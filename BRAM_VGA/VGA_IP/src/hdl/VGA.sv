==> flow/design.v <==
`timescale 1ns / 1ps
module VGA# ()
   (
    input logic         clk,
    input logic         reset,
    output logic        vga_hsync,
    output logic        vga_vsync,
    output logic [15:0] vga_rgb,
    output logic [31:0] bram_addr,
    input  logic [31:0] bram_din,
    output logic        bram_en
    );
   logic                         clk_en=0;
   localparam integer CLK_DIV_VAL = 4;
   localparam logic [9:0]        h_end = 800;
   localparam logic [9:0]        h_left_boundary = 48;
   localparam logic [9:0]        h_right_boundary = 16;
   localparam logic [9:0]        h_writeback = 96;
   localparam logic [9:0]        h_image = 640;
   localparam logic [9:0]        v_end = 525;
   localparam logic [9:0]        v_bottom_boundary = 10;
   localparam logic [9:0]        v_upper_boundary = 33;
   localparam logic [9:0]        v_writeback = 2;
   localparam logic [9:0]        v_image = 480;
   localparam logic [9:0]        h_resolution = 640;
   localparam logic [9:0]        v_resolution = 480;
   logic [9:0]                   h_counter_reg, h_counter_next;
   logic [9:0]                   v_counter_reg, v_counter_next;
   logic                         hsync_reg, hsync_next;
   logic                         vsync_reg, vsync_next;
   logic [15:0]                  vga_rgb_16;
   logic                         himage_active_reg, himage_active_next;
   logic                         vimage_active_reg, vimage_active_next;
   logic [$clog2(CLK_DIV_VAL):0] clock_divider_reg, clock_divider_next;
   logic [31:0] bram_addr_s ;
   logic [31:0] bram_addr_d ;
   always_ff @(posedge clk)
   begin
      if (!reset) 
      begin
	 clock_divider_reg <= 0;
	 h_counter_reg <= 0;
	 v_counter_reg <= 0;         
	 hsync_reg <= 0;
	 vsync_reg <= 0;
	 himage_active_reg <= 0;
	 vimage_active_reg <= 0;
      end
      else 
      begin
	 clock_divider_reg <= clock_divider_next;
	 h_counter_reg <= h_counter_next;
	 v_counter_reg <= v_counter_next;
	 hsync_reg <= hsync_next;
	 vsync_reg <= vsync_next;
	 himage_active_reg <= himage_active_next;
	 vimage_active_reg <= vimage_active_next;
      end
   end
   always_comb
   begin
      clk_en = 1'b0;
      clock_divider_next = clock_divider_reg;      
      if(clock_divider_reg == (CLK_DIV_VAL - 1))
      begin
	 clock_divider_next = 0;
	 clk_en = 1'b1;
      end
      else 
      begin
	 clock_divider_next = clock_divider_reg + 1;                 
	 clk_en = 1'b0;
      end            
   end
   always_comb 
   begin
      h_counter_next = h_counter_reg;  
      if (clk_en == 1) 
      begin
	 if (h_counter_reg == (h_end - 1))
	 begin
	    h_counter_next = 0;
	 end
	 else
	 begin
	    h_counter_next = h_counter_reg + 1;
	 end
      end
   end
   always_comb
   begin
      v_counter_next = v_counter_reg;      
      if ((clk_en == 1) && (h_counter_reg == (h_end - 1)))
      begin
	 if (v_counter_reg == (v_end - 1))
	 begin
	    v_counter_next = 0;            
	 end
	 else
	 begin
	    v_counter_next = v_counter_reg + 1;        
	 end
      end
   end
   always_comb
   begin
      hsync_next = hsync_reg;
      himage_active_next = himage_active_reg;    
      if(h_counter_reg >= 0 && h_counter_reg < h_image)
	himage_active_next = 1'b1;
      else
	himage_active_next = 1'b0;
      if (h_counter_reg >= (h_image + h_right_boundary) && h_counter_reg <= (h_image + h_right_boundary + h_writeback - 1))
      begin
	 hsync_next = 1'b0;
      end
      else
      begin
	 hsync_next = 1'b1;
      end
   end
   always_comb
   begin
      vsync_next = vsync_reg;
      vimage_active_next = vimage_active_reg;
      if(v_counter_reg >= 0 && v_counter_reg < v_image)
	vimage_active_next = 1'b1;
      else
	vimage_active_next = 1'b0;
      if ((v_counter_reg >= (v_image + v_bottom_boundary)) && (v_counter_reg <= (v_image + v_bottom_boundary + v_writeback - 1)))
      begin
	 vsync_next = 1'b0;         
      end
      else
      begin
	 vsync_next = 1'b1;
      end
   end
   assign bram_addr_s = ((v_counter_reg[9:1] * h_resolution[9:1]) + h_counter_reg[9:1])*2;    
   assign bram_addr = {bram_addr_s [31:2], 2'b00};
   always_ff @(posedge clk)
   begin
      if (!reset) 
	bram_addr_d <= 0;
      else 
	bram_addr_d <= bram_addr_s;
   end
   always_comb
   begin
      if(bram_addr_d[1]==1'b0)
	vga_rgb_16 = bram_din[15:0];
      else
	vga_rgb_16 = bram_din[31:16];
   end
   always_comb
   begin
      if(vimage_active_reg == 1'b1 && himage_active_reg == 1'b1)
	vga_rgb = vga_rgb_16;
      else
	vga_rgb = 16'h0000;
   end
   assign vga_vsync = vsync_reg;
   assign vga_hsync = hsync_reg;
   assign bram_en = 1'b1;
endmodule
### Step by step through the tools: VGA

Tool output for the design above, in the order of the flow.
Line numbers count from 1 in the design file above.
Operators carry their Yosys type and port widths (W data, S select, Z words).
The mark - stands for no value.

| design | value |
|---|---|
| top module | VGA |
| clock port | clk |
| standard-cell library | sky130hd |
| library corner | tt_025C_1v80 |

### Elaborated design

Yosys after proc, flatten, opt, wreduce and memory -nomap, before mapping. Enables and synchronous resets that opt folds into registers are not counted as muxes. Memory bits, and registers merged into a memory's read port (data or address), are not among the register bits. Print and check cells are not counted. Equal cells are merged and count once.

| word-level totals | value |
|---|---|
| register bits after elaboration | 28 |
| output and inout bits | 51 |
| word width x clocked read ports | 0 |
| memories kept | 0 |
| input bits | 34 |
| ROM bits | 0 |
| memory bits (writable) | 0 |
| bits in latches | 0 |

| cells by class | value |
|---|---|
| shifts and indexed selects | 0 |
| eq/ne operators | 3 |
| add/sub/neg operators | 4 |
| multiplexer cells | 9 |
| magnitude comparators | 8 |
| multiply operators | 1 |
| divide/modulo/power cells | 0 |
| reductions and logical operators | 7 |
| bitwise gates (word level) | 1 |

Operator list:

| operator | count |
|---|---|
| $mul A9 B3 Y12 const B | 1 |
| $mux W16 | 2 |
| $add A10 B1 Y10 const B | 2 |
| $ge A10 B1 Y1 const B | 2 |
| $eq A10 B10 Y1 const B | 2 |
| $mux W10 | 2 |
| $add A18 B9 Y19 | 1 |
| $ge A10 B10 Y1 const B | 1 |
| $le A10 B10 Y1 const B | 1 |
| $lt A10 B10 Y1 const B | 1 |
| $ge A10 B9 Y1 const B | 1 |
| $le A10 B9 Y1 const B | 1 |
| $lt A10 B9 Y1 const B | 1 |
| $logic_and A1 B1 Y1 | 6 |
| $mux W1 | 5 |
| $add A3 B1 Y3 const B | 1 |
| $eq A3 B2 Y1 const B | 1 |
| $reduce_or A2 Y1 | 1 |
| $not A1 Y1 | 1 |

### Longest topological paths

Longest topological path by Yosys (ltp), each cell counted once; first at word level (registers and memories cut), then after technology mapping (sequential cells cut; the memories' decode and read muxes count).

| depth | value |
|---|---|
| word-level depth | 3 |
| ABC_AREA | 0 |
| gate-level depth with buffers | 10 |

### After synthesis

Source: synth_stat.txt of the flow (Yosys; design flattened, memories mapped). It holds for the ABC_AREA given above (unset counts as 0); a run with the other value may have another netlist.

Cell types:

| cell type | count | total area (µm²) |
|---|---|---|
| sky130_fd_sc_hd__dfxtp_1 | 28 | 560.538 |
| sky130_fd_sc_hd__ha_1 | 23 | 287.776 |
| sky130_fd_sc_hd__buf_4 | 35 | 262.752 |
| sky130_fd_sc_hd__mux2i_1 | 17 | 170.163 |
| sky130_fd_sc_hd__xnor2_1 | 16 | 140.134 |
| sky130_fd_sc_hd__nor2_1 | 37 | 138.883 |
| sky130_fd_sc_hd__xor2_1 | 13 | 113.859 |
| sky130_fd_sc_hd__nand2_1 | 17 | 63.811 |
| sky130_fd_sc_hd__nand4_1 | 10 | 62.56 |
| sky130_fd_sc_hd__inv_1 | 12 | 45.043 |
| sky130_fd_sc_hd__fa_1 | 2 | 40.038 |
| sky130_fd_sc_hd__a21o_1 | 5 | 37.536 |
| sky130_fd_sc_hd__o21ai_0 | 6 | 30.029 |
| sky130_fd_sc_hd__and2_1 | 4 | 25.024 |
| sky130_fd_sc_hd__and3_1 | 4 | 25.024 |
| sky130_fd_sc_hd__a21boi_0 | 3 | 22.522 |
| sky130_fd_sc_hd__nand4_4 | 1 | 21.27 |
| sky130_fd_sc_hd__nor4_4 | 1 | 21.27 |

Other cell types: 21; their cells: 38.

| synthesis totals | value |
|---|---|
| cells in the netlist | 272 |
| area of sequential cells | 0.0005605 mm² |
| chip area (Yosys) | 0.0023172 mm² |
| mapped flip-flops | 28 |
| buffer cells | 39 |

### Worst setup path after synthesis

OpenSTA on the mapped netlist: ideal clock, no wires. The path of least setup slack (recovery checks aside). Input and output delay are each 20% of the period. Register names are those of the netlist, which keeps one name where synthesis merged equal registers.

| timing post-synthesis | value |
|---|---|
| path type | register -> output |
| start | reg v_counter_reg[2] |
| end | out bram_addr[17] |
| clock period | 3.6 ns |
| driving pins on the path | 11 |
| path slack | 0.405 ns |
| arrival time | 2.475 ns |
| output delay | 0.720 ns |
| data required time | 2.880 ns |
| path buffers | 1 |
| path delay | 2.475 ns |
| synthesis period reached | 3.195 ns |

"path delay" = arrival - input delay + setup time.
A path that ends at an output port has no setup time.
"driving pins on the path" counts driving pins, that of a launching flip-flop among them; a cell with two outputs on the path counts twice.
"synthesis period reached" = period - worst setup slack (recovery checks aside). The figure is calculated, with input and output delays left at 20% of the set period.
The rows between start and end are the longest chain of elaborated cells between them; the timing report does not say that the signal goes this way. Where chains are equally long, one stands for them.
Each line given opens the expression or statement behind the cell; cells for indexed reads and writes are added by Yosys, which also makes memories of some case tables.

| between the ends, post-synthesis | value |
|---|---|
| cells stage by stage | sky130_fd_sc_hd__dfxtp_1 -> sky130_fd_sc_hd__ha_1 -> sky130_fd_sc_hd__ha_1 -> sky130_fd_sc_hd__fa_1 -> sky130_fd_sc_hd__a21o_1 -> sky130_fd_sc_hd__a221oi_1 -> sky130_fd_sc_hd__xor2_1 -> sky130_fd_sc_hd__nor2_1 -> sky130_fd_sc_hd__nand4_1 -> sky130_fd_sc_hd__xor2_1 -> sky130_fd_sc_hd__buf_4 |
| length of the longest elaborated chain | 2 |

Ends and longest elaborated chain, post-synthesis:

| element | RTL line | source |
|---|---|---|
| start, declared | 28 | `logic [9:0]                   v_counter_reg, v_counter_next;` |
| start, assigned | 43 | `v_counter_reg <= 0;` |
| start, assigned | 53 | `v_counter_reg <= v_counter_next;` |
| $mul A9 B3 Y12 | 139 | `assign bram_addr_s = ((v_counter_reg[9:1] * h_resolution[9:1]) + h_counter_reg[9:1])*2;` |
| $add A18 B9 Y19 | 139 |  |
| end, declared | 9 | `output logic [31:0] bram_addr,` |

### Worst path after layout

Path of least setup slack in the final report of record 2 (OpenROAD, finished layout, wires in). Where an end is a register, its clock arrival counts in the times.

| timing after layout | value |
|---|---|
| path type | register -> output |
| start | reg v_counter_reg[2] |
| end | out bram_addr[17] |
| data required time | 1.80 ns |
| driving pins on the path | 12 |
| clock period | 2.25 ns |
| output delay | 0.45 ns |
| path buffers | 2 |
| arrival time | 2.65 ns |
| path slack | -0.85 ns |

The rows between start and end are the longest chain of elaborated cells between them; the timing report does not say that the signal goes this way. Where chains are equally long, one stands for them.

| between the ends, after layout | value |
|---|---|
| cells stage by stage | sky130_fd_sc_hd__dfxtp_4 -> sky130_fd_sc_hd__ha_4 -> sky130_fd_sc_hd__ha_4 -> sky130_fd_sc_hd__fa_2 -> sky130_fd_sc_hd__a21o_1 -> sky130_fd_sc_hd__a221oi_2 -> sky130_fd_sc_hd__buf_4 -> sky130_fd_sc_hd__xor2_2 -> sky130_fd_sc_hd__nor2_1 -> sky130_fd_sc_hd__nand4_1 -> sky130_fd_sc_hd__xor2_1 -> sky130_fd_sc_hd__buf_2 |
| length of the longest elaborated chain | 2 |

Ends and longest elaborated chain, after layout:

| element | RTL line | source |
|---|---|---|
| start, declared | 28 | `logic [9:0]                   v_counter_reg, v_counter_next;` |
| start, assigned | 43 | `v_counter_reg <= 0;` |
| start, assigned | 53 | `v_counter_reg <= v_counter_next;` |
| $mul A9 B3 Y12 | 139 | `assign bram_addr_s = ((v_counter_reg[9:1] * h_resolution[9:1]) + h_counter_reg[9:1])*2;` |
| $add A18 B9 Y19 | 139 |  |
| end, declared | 9 | `output logic [31:0] bram_addr,` |

Measured data: module VGA, platform sky130hd, 2 stored runs of the flow under differing settings, order arbitrary. Input and output delays are each 20% of the period that was set; the output load is 0.01 pF.

## Record 1

==> flow/run.sh <==
#!/bin/bash
# the make line also repeats the synthesis and layout settings of config.mk as NAME=value (left out here)
make -C /OpenROAD-flow-scripts/flow DESIGN_CONFIG=/design/flow/config.mk WORK_HOME=/design/flow/orfs CLKGATE_MAP_FILE= finish
==> flow/config.mk <==
export PLATFORM = sky130hd
export DESIGN_NAME = VGA
export DESIGN_NICKNAME = VGA
export VERILOG_FILES = /design/flow/design.v
export SDC_FILE = /design/flow/constraint.sdc
export NUM_CORES = 4
export LEC_CHECK = 0
export ABC_AREA = 1
export CAP_MARGIN = 10
export CELL_PAD_IN_SITES_DETAIL_PLACEMENT = 2
export CELL_PAD_IN_SITES_GLOBAL_PLACEMENT = 1
export CORE_MARGIN = 2
export CORE_UTILIZATION = 65
export HOLD_SLACK_MARGIN = 0.26
export MIN_ROUTING_LAYER = met2
export PLACE_DENSITY = 0.64
export SETUP_SLACK_MARGIN = 0.72
export SLEW_MARGIN = 40
==> flow/constraint.sdc <==
create_clock -name core_clock -period 2.6 [get_ports {clk}]
set_input_delay 0.5200 -clock core_clock [delete_from_list [all_inputs] [get_ports {clk}]]
set_output_delay 0.5200 -clock core_clock [all_outputs]
set_load 0.01 [all_outputs]

Record 1: unfinished; error GPL-0301 in placement

## Record 2

==> flow/run.sh <==
#!/bin/bash
# the make line also repeats the synthesis and layout settings of config.mk as NAME=value (left out here)
make -C /OpenROAD-flow-scripts/flow DESIGN_CONFIG=/design/flow/config.mk WORK_HOME=/design/flow/orfs CLKGATE_MAP_FILE= finish
==> flow/config.mk <==
export PLATFORM = sky130hd
export DESIGN_NAME = VGA
export DESIGN_NICKNAME = VGA
export VERILOG_FILES = /design/flow/design.v
export SDC_FILE = /design/flow/constraint.sdc
export NUM_CORES = 4
export LEC_CHECK = 0
export ABC_AREA = 0
export CAP_MARGIN = 30
export CELL_PAD_IN_SITES_DETAIL_PLACEMENT = 1
export CORE_ASPECT_RATIO = 1.38
export CORE_MARGIN = 2
export CORE_UTILIZATION = 35
export GPL_ROUTABILITY_DRIVEN = 1
export GPL_TIMING_DRIVEN = 1
export MIN_ROUTING_LAYER = met1
export PLACE_DENSITY_LB_ADDON = 0.0
export SETUP_SLACK_MARGIN = 0.06
export SLEW_MARGIN = 20
==> flow/constraint.sdc <==
create_clock -name core_clock -period 2.25 [get_ports {clk}]
set_input_delay 0.4500 -clock core_clock [delete_from_list [all_inputs] [get_ports {clk}]]
set_output_delay 0.4500 -clock core_clock [all_outputs]
set_load 0.01 [all_outputs]

| result of record 2 | value |
|---|---|
| sum of negative setup slack | -5.216 ns |
| die size | 0.0072961 mm² |
| post-layout utilization | 57.2% |
| cell area after synthesis | 0.0023172 mm² |
| lowest hold slack | 0.431 ns |
| worst slack on setup checks | -0.846 ns |
